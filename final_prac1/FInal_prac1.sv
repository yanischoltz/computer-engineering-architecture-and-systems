==> flow/design.v <==
module FInal_prac1  
  #(parameter CLKS_PER_BIT = 87)   
  (
   input        Clock,
   input        Rx_Receive,  
   input        sw1, 
   input        sw0,
   output       Tx_Transmit  
   );
	reg [7:0]   receive_Buffer [0:49];   
  reg [5:0]   receive_Buffer_Index = 0;  
   wire        RX_CompleteByte;  
  wire [7:0]  Rx_HoldByte;  
  reg [5:0]   Transmit_index = 0;  
  reg         Tx_ReadyforTransmission = 0;  
  reg [7:0]   Tx_HoldByte = 0;  
  wire        Tx_Active;
  wire        Tx_Done;
  typedef enum logic [1:0] {IDLE = 2'b00, RECEIVE = 2'b01, TRANSMIT = 2'b10} state_t;  
  state_t r_State = IDLE;  
  reg [15:0] Delay_COunter = 0;  
  reg wait_Complete_transmission = 0;  
  UART_Receiver #(.CLKS_PER_BIT(CLKS_PER_BIT)) UART_RX_INST (
    .Clock(Clock),
    .Rx_Receive(Rx_Receive),
    .Rx_byteReceived(RX_CompleteByte),
    .Rx_holdingByte(Rx_HoldByte)
  );
  UART_Transmitter #(.CLKS_PER_BIT(CLKS_PER_BIT)) UART_TX_INST (
    .Clock(Clock),
    .Tx_newTransmissionData(Tx_ReadyforTransmission),
    .Tx_TransmissionByte(Tx_HoldByte),
    .Tx_active(Tx_Active),
    .Tx_Transmit(Tx_Transmit),
    .Tx_done(Tx_Done)
  );
  always_ff @(posedge Clock) begin
    case (r_State)
      IDLE: begin
        receive_Buffer_Index <= 0;  
        Transmit_index <= 0;
        Tx_ReadyforTransmission <= 0;
        wait_Complete_transmission <= 0;
        Delay_COunter <= 0;
        if (RX_CompleteByte) begin  
          receive_Buffer[0] <= Rx_HoldByte;   
          receive_Buffer_Index <= 1;  
          r_State <= RECEIVE;  
        end
      end
      RECEIVE: begin
        Tx_ReadyforTransmission <= 0;  
        if (RX_CompleteByte) begin  
          if (receive_Buffer_Index < 50) begin   
            receive_Buffer[receive_Buffer_Index] <= Rx_HoldByte;
            receive_Buffer_Index <= receive_Buffer_Index + 1;
          end
        end
        if (receive_Buffer_Index >= 50) begin
          Transmit_index <= 0;  
          Delay_COunter <= 0;
          r_State <= TRANSMIT;  
        end
      end
      TRANSMIT: begin
        if (Transmit_index < 50) begin   
          if (wait_Complete_transmission) begin
            if (Tx_Done) begin  
              wait_Complete_transmission <= 0;  
              Tx_ReadyforTransmission <= 0;  
              Transmit_index <= Transmit_index + 1;  
              Delay_COunter <= CLKS_PER_BIT * 2;  
            end
          end
          else if (Delay_COunter > 0) begin
            Delay_COunter <= Delay_COunter - 1;  
          end
          else if (!Tx_Active && !Tx_ReadyforTransmission) begin  
            case ({sw1, sw0})  
               2'b00: begin  
        Tx_HoldByte[7] <= receive_Buffer[Transmit_index][6]; 
        Tx_HoldByte[6] <= receive_Buffer[Transmit_index][5];
        Tx_HoldByte[5] <= receive_Buffer[Transmit_index][4];
        Tx_HoldByte[4] <= receive_Buffer[Transmit_index][3];
        Tx_HoldByte[3] <= receive_Buffer[Transmit_index][2];
        Tx_HoldByte[2] <= receive_Buffer[Transmit_index][1];
        Tx_HoldByte[1] <= receive_Buffer[Transmit_index][0];
        Tx_HoldByte[0] <= receive_Buffer[Transmit_index][7]; 
    end
    2'b01: begin  
        Tx_HoldByte[7] <= receive_Buffer[Transmit_index][5];
        Tx_HoldByte[6] <= receive_Buffer[Transmit_index][4];
        Tx_HoldByte[5] <= receive_Buffer[Transmit_index][3];
        Tx_HoldByte[4] <= receive_Buffer[Transmit_index][2];
        Tx_HoldByte[3] <= receive_Buffer[Transmit_index][1];
        Tx_HoldByte[2] <= receive_Buffer[Transmit_index][0];
        Tx_HoldByte[1] <= receive_Buffer[Transmit_index][7]; 
        Tx_HoldByte[0] <= receive_Buffer[Transmit_index][6]; 
		  end
    2'b10: begin  
        Tx_HoldByte[7] <= receive_Buffer[Transmit_index][0]; 
        Tx_HoldByte[6] <= receive_Buffer[Transmit_index][7];
        Tx_HoldByte[5] <= receive_Buffer[Transmit_index][6];
        Tx_HoldByte[4] <= receive_Buffer[Transmit_index][5];
        Tx_HoldByte[3] <= receive_Buffer[Transmit_index][4];
        Tx_HoldByte[2] <= receive_Buffer[Transmit_index][3];
        Tx_HoldByte[1] <= receive_Buffer[Transmit_index][2];
        Tx_HoldByte[0] <= receive_Buffer[Transmit_index][1];
    end
    2'b11: begin  
        Tx_HoldByte[7] <= receive_Buffer[Transmit_index][1];
        Tx_HoldByte[6] <= receive_Buffer[Transmit_index][0];
        Tx_HoldByte[5] <= receive_Buffer[Transmit_index][7];
        Tx_HoldByte[4] <= receive_Buffer[Transmit_index][6];
        Tx_HoldByte[3] <= receive_Buffer[Transmit_index][5];
        Tx_HoldByte[2] <= receive_Buffer[Transmit_index][4];
        Tx_HoldByte[1] <= receive_Buffer[Transmit_index][3];
        Tx_HoldByte[0] <= receive_Buffer[Transmit_index][2];
    end
              default: Tx_HoldByte <= receive_Buffer[Transmit_index];
            endcase
            Tx_ReadyforTransmission <= 1;  
            wait_Complete_transmission <= 1;
          end
        end
        else begin
          r_State <= IDLE;
        end
      end
    endcase
  end
endmodule
module UART_Receiver
  #(parameter CLKS_PER_BIT = 87)
  (
   input        Clock,
   input        Rx_Receive,
   output       Rx_byteReceived,
   output [7:0] Rx_holdingByte
   );
  parameter IDLE         = 3'b000;  
  parameter StartBit = 3'b001;  
  parameter DataBits = 3'b010;  
  parameter StopBit  = 3'b011;  
  parameter Reset      = 3'b100;  
  reg [2:0]     StateMachine = IDLE;  
  reg [7:0]     ClockCounter = 0;  
  reg [2:0]     bitIndex = 0;  
  reg [7:0]     Rx_Bytestore = 0;  
  reg           Rx_ValidByteReceived = 0;  
  reg           r_Rx_Data_R = 1'b1;  
  reg           r_Rx_Data = 1'b1;
  always @(posedge Clock) begin
    r_Rx_Data_R <= Rx_Receive;
    r_Rx_Data   <= r_Rx_Data_R;
  end
  always @(posedge Clock) begin
    case (StateMachine)
      IDLE:
        begin
          Rx_ValidByteReceived <= 1'b0;  
          ClockCounter <= 0;
          bitIndex   <= 0;
          if (r_Rx_Data == 1'b0)  
            StateMachine <= StartBit;
        end
      StartBit:
        begin
          if (ClockCounter == (CLKS_PER_BIT-1)/2)  
			 begin
            if (r_Rx_Data == 1'b0) begin  
              ClockCounter <= 0;  
              StateMachine     <= DataBits; 
            end
            else
              StateMachine <= IDLE;  
          end
          else begin
            ClockCounter <= ClockCounter + 1;  
          end
        end
      DataBits:
        begin
          if (ClockCounter < CLKS_PER_BIT-1) begin
            ClockCounter <= ClockCounter + 1;  
          end
          else begin
            ClockCounter          <= 0;  
            Rx_Bytestore[bitIndex] <= r_Rx_Data;  
            if (bitIndex < 7) begin
              bitIndex <= bitIndex + 1;  
            end
            else begin
              bitIndex <= 0; 
              StateMachine   <= StopBit;
            end
          end
        end
      StopBit:
        begin
          if (ClockCounter < CLKS_PER_BIT-1) begin
            ClockCounter <= ClockCounter + 1;
          end
          else begin
            Rx_ValidByteReceived <= 1'b1;  
            StateMachine <= Reset;
          end
        end
      Reset:
        begin
          StateMachine <= IDLE;
          Rx_ValidByteReceived   <= 1'b0;  
        end
    endcase
  end
  assign Rx_byteReceived   = Rx_ValidByteReceived;  
  assign Rx_holdingByte = Rx_Bytestore;
endmodule
module UART_Transmitter
  #(parameter CLKS_PER_BIT = 87)
  (
   input        Clock,
   input        Tx_newTransmissionData,
   input [7:0]  Tx_TransmissionByte,
   output       Tx_active,
   output       Tx_Transmit,
   output       Tx_done
   );
  parameter IDLE        = 3'b000;
  parameter Tx_StartBit    = 3'b001;
  parameter Tx_Data     = 3'b010;
   reg [2:0]     StateMachine = IDLE; 
  reg [7:0]     ClockCounter = 0;
  reg [2:0]     bitIndex = 0;  
  reg [7:0]     Tx_byteStore = 0;  
  reg           Tx_byteTransmitted = 0;  
  parameter Tx_StopBit     = 3'b011;
  parameter Reset     = 3'b100;
  reg           Tx_regActive = 0;  
  reg           Tx_serialLine = 1;  
  always @(posedge Clock) begin
    case (StateMachine)
      IDLE:
        begin
          Tx_serialLine <= 1;  
          Tx_byteTransmitted   <= 0;  
          ClockCounter <= 0;
          if (Tx_newTransmissionData) begin  
            Tx_regActive <= 1;  
            Tx_byteStore   <= Tx_TransmissionByte;  
            StateMachine   <= Tx_StartBit;  
          end
        end
      Tx_StartBit:
        begin
          Tx_serialLine <= 0;  
          if (ClockCounter < CLKS_PER_BIT-1) begin
            ClockCounter <= ClockCounter + 1;
          end
          else begin
            ClockCounter <= 0;
            StateMachine     <= Tx_Data;
          end
        end
      Tx_Data:
        begin
          Tx_serialLine <= Tx_byteStore[bitIndex];  
          if (ClockCounter < CLKS_PER_BIT-1) begin
            ClockCounter <= ClockCounter + 1;
          end
          else begin
            ClockCounter <= 0;
            if (bitIndex < 7) begin
              bitIndex <= bitIndex + 1;
            end
            else begin
              bitIndex <= 0;
              StateMachine   <= Tx_StopBit;
            end
          end
        end
      Tx_StopBit:
        begin
          Tx_serialLine <= 1;  
          if (ClockCounter < CLKS_PER_BIT-1) begin
            ClockCounter <= ClockCounter + 1;
          end
          else begin
            Tx_byteTransmitted   <= 1;  
            ClockCounter <= 0;
            StateMachine   <= Reset;
          end
        end
      Reset:
        begin
          Tx_regActive <= 0;
          Tx_byteTransmitted   <= 0;
          StateMachine   <= IDLE;
        end
      default:
        StateMachine <= IDLE;
    endcase
  end
  assign Tx_active = Tx_regActive;
  assign Tx_Transmit = Tx_serialLine;
  assign Tx_done   = Tx_byteTransmitted;
endmodule
Reports on FInal_prac1
What the tools print for FInal_prac1, step after step.
Line numbers count from 1 in the design file above.
The mark -- stands for no value.
- top: FInal_prac1
- clock port: Clock
- cell library: sky130hd
- library corner: tt_025C_1v80

Word level
Source: Yosys, flattened and elaborated, memories not mapped. Widths are those after wreduce. Registers that Yosys merges into a memory's read port (data or address) are not register bits. Print and check cells do not count.
Yosys's memory passes give these memory sizes; they may raise the number of words (mostly to a power of two), join words into wider ones and drop unused or constant bits.
- register bits: 90
- noted bits in writable memories: 400
- noted memories: 1
- noted input port bits: 4
- noted output and inout port bits: 1
- noted cells after elaboration: 220
- $add $sub $neg at 8
- noted $lt $le $gt $ge: 8
- eq/ne operators at 38
- noted shifts and indexed selects: 3
- noted muxes and demuxes: 85
- bitwise gates (word level) at 7
- reduce/logical cells: 42
- memory list (name ; depth ; width ; read ports ; write ports ; RTL line ; source):
    receive_Buffer ; 50 ; 8 ; 1 ; 1 ; 10 ; reg [7:0] receive_Buffer [0:49];
- operators by type and width (kind ; count):
    8-bit 2-to-1 mux ; 11
    16-bit 2-to-1 mux ; 5
    6-bit 2-to-1 mux ; 10
    16-bit case mux with 3-bit select ; 1
    3-bit 2-to-1 mux ; 12
    8-bit case mux with 4-bit select ; 1
    1-bit case mux with 4-bit select ; 8
    2-bit inequality test (second input constant) ; 14
    5-bit AND reduction ; 5
    1-bit 2-to-1 mux ; 20
    6-bit case mux with 3-bit select ; 1
    16-bit by 1-bit subtractor with 16-bit output (second input constant) ; 1
    16-bit by 1-bit greater-than comparator with 1-bit output (second input constant) ; 1
    2-bit AND reduction ; 8
    8-bit by 1-bit adder with 8-bit output (second input constant) ; 2
    8-bit by 7-bit < comparator with 1-bit output (second input constant) ; 2
    8-bit case mux with 2-bit select ; 1
    3-bit case mux with 5-bit select ; 1
    2-bit nonzero test ; 7
    3-bit by 2-bit == test with 1-bit output (second input constant) ; 4
    3-bit inequality test (second input constant) ; 4
    6-bit by 1-bit adder with 6-bit output (second input constant) ; 2
    6-bit < comparator (second input constant) ; 2
    6-bit case mux with 2-bit select ; 1
    3-bit case mux with 4-bit select ; 1
    2-bit by 1-bit inequality test with 1-bit output (second input constant) ; 5
    1-bit case mux with 2-bit select ; 5
    1-bit by 4-bit variable shift with 8-bit output ; 1
Not listed: further kinds 33, cells in them 55.

Depth
Longest topological path by Yosys (ltp), each cell counted once; first at word level (registers and memories cut), then after technology mapping (sequential cells cut; the memories' decode and read muxes count).
- noted depth in word-level cells: 7
- ABC_AREA at 0
- noted gate-level depth with buffers: 11
- noted gate-level depth less buffers: 7

Synthesis result
Source: synth_stat.txt of the flow (Yosys; design flattened, memories mapped). It holds for the ABC_AREA given above (unset counts as 0); a run with the other value may have another netlist.
- cells by type (type ; count ; area in all (µm²)):
    sky130_fd_sc_hd__edfxtp_1 ; 488 ; 1.47E+04
    sky130_fd_sc_hd__mux4_2 ; 74 ; 1.67E+03
    sky130_fd_sc_hd__mux2i_1 ; 58 ; 580.557
    sky130_fd_sc_hd__nor2_1 ; 104 ; 390.374
    sky130_fd_sc_hd__ha_1 ; 16 ; 200.192
    sky130_fd_sc_hd__nand2_1 ; 40 ; 150.144
    sky130_fd_sc_hd__xnor2_1 ; 17 ; 148.893
    sky130_fd_sc_hd__xor2_1 ; 14 ; 122.618
    sky130_fd_sc_hd__a22oi_1 ; 16 ; 120.115
    sky130_fd_sc_hd__a21oi_1 ; 23 ; 115.11
    sky130_fd_sc_hd__buf_6 ; 10 ; 112.608
    sky130_fd_sc_hd__and2_1 ; 17 ; 106.352
    sky130_fd_sc_hd__a221oi_1 ; 12 ; 105.101
    sky130_fd_sc_hd__o21ai_0 ; 21 ; 105.101
    sky130_fd_sc_hd__nand3_1 ; 20 ; 100.096
    sky130_fd_sc_hd__inv_1 ; 26 ; 97.594
    sky130_fd_sc_hd__clkbuf_1 ; 25 ; 93.84
    sky130_fd_sc_hd__mux2_2 ; 8 ; 90.086
Not listed: further types 56, cells in them 212.
- noted cells in the netlist: 1201
- cell area after synthesis: 20518.4 µm²
- noted area of sequential cells: 14694.1 µm²
- flip-flops at 490
- buffers at 61
The figures by module come from a second, unflattened synthesis with its own total; it is not the netlist above.
- noted cell total of the unflattened synthesis: 1212
- area (unflattened synthesis) at 20582.2 µm²
Rows give one instance, submodules left out.
- modules (module ; instances ; cells ; area (µm²) ; seq. area (µm²)):
    FInal_prac1 ; 1 ; 1007 ; 18053.6 ; 13212.7
    UART_Receiver #(CLKS_PER_BIT=87) ; 1 ; 117 ; 1378.8 ; 730.7
    UART_Transmitter #(CLKS_PER_BIT=87) ; 1 ; 88 ; 1149.9 ; 750.7

Timing after synthesis
OpenSTA on the mapped netlist: ideal clock, no wires. The path of least setup slack (recovery checks aside). Input and output delay are each 20% of the period. Register names are those of the netlist, which keeps one name where synthesis merged equal registers.
- path kind: reg-to-reg
- start: register receive_Buffer_Index[1]
- end: memory receive_Buffer[49][0]
- noted period: 3060 ps
- setup time: 395 ps
- noted time at the first pin: 0 ps
- arrival: 2624 ps
- data required time: 2665 ps
- slack at 41 ps
- noted delay of the path: 3019 ps
- stages at 7
- buffers on the path at 2
- synthesis period reached: 3019 ps
"delay of the path" is the arrival time less input delay plus setup time.
"stages": output pins that drive a net of the path, with the launching flip-flop's if there is one; two outputs of one cell count as two.
"synthesis period reached" is the clock period less the worst setup slack; recovery checks do not enter. This is arithmetic on one report: input and output delays are still those of the set period (20% each).
The rows between start and end are the longest chain of elaborated cells between them; the timing report does not say that the signal goes this way. Where chains are equally long, one stands for them.
Each line given opens the expression or statement behind the cell; cells for indexed reads and writes are added by Yosys, which also makes memories of some case tables.
A register here has more assigning lines than the two given.
The path ends at the enable pin of a flip-flop; only ways to that pin are counted.
- cells stage by stage: sky130_fd_sc_hd__edfxtp_1 sky130_fd_sc_hd__buf_2 sky130_fd_sc_hd__or3_4 sky130_fd_sc_hd__a31o_2 sky130_fd_sc_hd__or4_1 sky130_fd_sc_hd__clkbuf_1 sky130_fd_sc_hd__nor4_1
- noted cells in the longest elaborated chain: 6
- elaborated cells on any way between the ends: 10
- RTL lines with such cells at 3
- those cells by class: 1 x compare; 8 x mux; 1 x reduce/logical
- ends and longest elaborated chain, after synthesis (what ; RTL line ; source):
    start, declared ; 11 ; reg [5:0]   receive_Buffer_Index = 0;
    start, assigned ; 40 ; receive_Buffer_Index <= 0;
    start, assigned ; 56 ; receive_Buffer_Index <= receive_Buffer_Index + 1;
    6-bit < comparator ; 54 ; if (receive_Buffer_Index < 50) begin
    1-bit 2-to-1 mux ; 54 ;
    1-bit 2-to-1 mux ; 53 ; if (RX_CompleteByte) begin
    1-bit 2-to-1 mux ; 38 ; case (r_State)
    8-bit OR reduction ; -- ;
    6-bit 2-to-1 mux ; -- ;
    end, declared ; 10 ; reg [7:0] receive_Buffer [0:49];

Path in the finished layout
Path of least setup slack in the final report of entry A (OpenROAD, finished layout, wires in). Where an end is a register, its clock arrival counts in the times.
The report prints the path's times to 10 ps; the period is as set.
- path kind: reg-to-reg
- start: register r_State[1]
- end: memory receive_Buffer[45][5]
- noted period: 5760 ps
- setup time: 370 ps
- noted time at the first pin: 610 ps
- arrival: 4000 ps
- data required time: 6000 ps
- slack at 2000 ps
- stages at 7
- buffers on the path at 0
The rows between start and end are the longest chain of elaborated cells between them; the timing report does not say that the signal goes this way. Where chains are equally long, one stands for them.
A register here has more assigning lines than the two given.
The path ends at the enable pin of a flip-flop; only ways to that pin are counted.
- cells stage by stage: sky130_fd_sc_hd__edfxtp_1 sky130_fd_sc_hd__inv_1 sky130_fd_sc_hd__ha_1 sky130_fd_sc_hd__nand2_1 sky130_fd_sc_hd__a31oi_1 sky130_fd_sc_hd__nand4b_1 sky130_fd_sc_hd__nor2_1
- noted cells in the longest elaborated chain: 4
- elaborated cells on any way between the ends: 8
- RTL lines with such cells at 1
- those cells by class: 1 x eq/ne; 5 x mux; 2 x reduce/logical
- ends and longest elaborated chain, after layout (what ; RTL line ; source):
    start, declared ; 20 ; state_t r_State = IDLE;
    start, assigned ; 48 ; r_State <= RECEIVE;
    start, assigned ; 62 ; r_State <= TRANSMIT;
    2-bit by 1-bit == test with 1-bit output ; 38 ; case (r_State)
    1-bit 2-to-1 mux ; 38 ;
    8-bit OR reduction ; -- ;
    6-bit 2-to-1 mux ; -- ;
    end, declared ; 10 ; reg [7:0] receive_Buffer [0:49];

Wiki page: FInal_prac1 / flow data

Below are 2 stored runs of the flow (Yosys, OpenROAD; platform sky130hd) on FInal_prac1, each with its settings and what was measured, unordered. Constraints: input delay and output delay 20% of the set period each, output load 0.01 pF.
"period achieved": clock period set for the run, less the worst setup slack. It is reckoned from that one timing run; input and output delays stay at 20% of the period that was set.
By "allowed time less slack (worst setup path)" is meant the share of the clock period that the worst setup path is allowed (20% is reserved at inputs, 20% at outputs), minus its slack. Clock arrival times at its registers enter into it.
By "total power after layout" is meant OpenSTA's value without simulated activity: inputs other than the clock are taken to toggle once in ten clock periods, and the tool carries that through the logic.
"allowed time less slack (worst setup path)" is known to 10 ps.

Entry A

==> flow/run.sh <==
#!/bin/bash
# the make line also repeats the synthesis and layout settings of config.mk as NAME=value (left out here)
make -C /OpenROAD-flow-scripts/flow DESIGN_CONFIG=/design/flow/config.mk WORK_HOME=/design/flow/orfs CLKGATE_MAP_FILE= finish
==> flow/config.mk <==
export PLATFORM = sky130hd
export DESIGN_NAME = FInal_prac1
export DESIGN_NICKNAME = FInal_prac1
export VERILOG_FILES = /design/flow/design.v
export SDC_FILE = /design/flow/constraint.sdc
export NUM_CORES = 4
export LEC_CHECK = 0
export CAP_MARGIN = 20
export CELL_PAD_IN_SITES_DETAIL_PLACEMENT = 2
export CORE_ASPECT_RATIO = 0.81
export CORE_MARGIN = 6
export CORE_UTILIZATION = 23
export CTS_CLUSTER_DIAMETER = 319
export GPL_ROUTABILITY_DRIVEN = 0
export MIN_ROUTING_LAYER = met2
export PLACE_DENSITY_LB_ADDON = 0.15
export SETUP_SLACK_MARGIN = 0.88
export SLEW_MARGIN = 5
==> flow/constraint.sdc <==
create_clock -name core_clock -period 5.76 [get_ports {Clock}]
set_input_delay 1.1520 -clock core_clock [delete_from_list [all_inputs] [get_ports {Clock}]]
set_output_delay 1.1520 -clock core_clock [all_outputs]
set_load 0.01 [all_outputs]

Measured in entry A:
- worst-case hold slack at 331 ps
- total power after layout at 0.008441 W
- allowed time less slack (worst setup path) at 3760 ps
- type of the worst setup path: reg-to-reg
- noted the standard-cell area after layout: 23616.4 µm²
- noted the overall die area: 96563.9 µm²
- netlist area reported by Yosys: 20518.4 µm²
- period achieved at 3763 ps
- lowest setup slack: 1997 ps

Entry B

==> flow/run.sh <==
#!/bin/bash
# the make line also repeats the synthesis and layout settings of config.mk as NAME=value (left out here)
make -C /OpenROAD-flow-scripts/flow DESIGN_CONFIG=/design/flow/config.mk WORK_HOME=/design/flow/orfs CLKGATE_MAP_FILE= finish
==> flow/config.mk <==
export PLATFORM = sky130hd
export DESIGN_NAME = FInal_prac1
export DESIGN_NICKNAME = FInal_prac1
export VERILOG_FILES = /design/flow/design.v
export SDC_FILE = /design/flow/constraint.sdc
export NUM_CORES = 4
export LEC_CHECK = 0
export CAP_MARGIN = 25
export CORE_MARGIN = 2
export CORE_UTILIZATION = 60
export CTS_CLUSTER_SIZE = 29
export MAX_ROUTING_LAYER = met5
export PLACE_DENSITY_LB_ADDON = 0.06
export SETUP_SLACK_MARGIN = 0.88
export SLEW_MARGIN = 20
==> flow/constraint.sdc <==
create_clock -name core_clock -period 4.81 [get_ports {Clock}]
set_input_delay 0.9620 -clock core_clock [delete_from_list [all_inputs] [get_ports {Clock}]]
set_output_delay 0.9620 -clock core_clock [all_outputs]
set_load 0.01 [all_outputs]

Measured in entry B:
- worst-case hold slack at 326 ps
- total power after layout at 0.009626 W
- allowed time less slack (worst setup path) at 3350 ps
- type of the worst setup path: reg-to-reg
- noted the standard-cell area after layout: 22542.9 µm²
- noted the overall die area: 35692.7 µm²
- netlist area reported by Yosys: 20518.4 µm²
- period achieved at 3350 ps
- lowest setup slack: 1460 ps
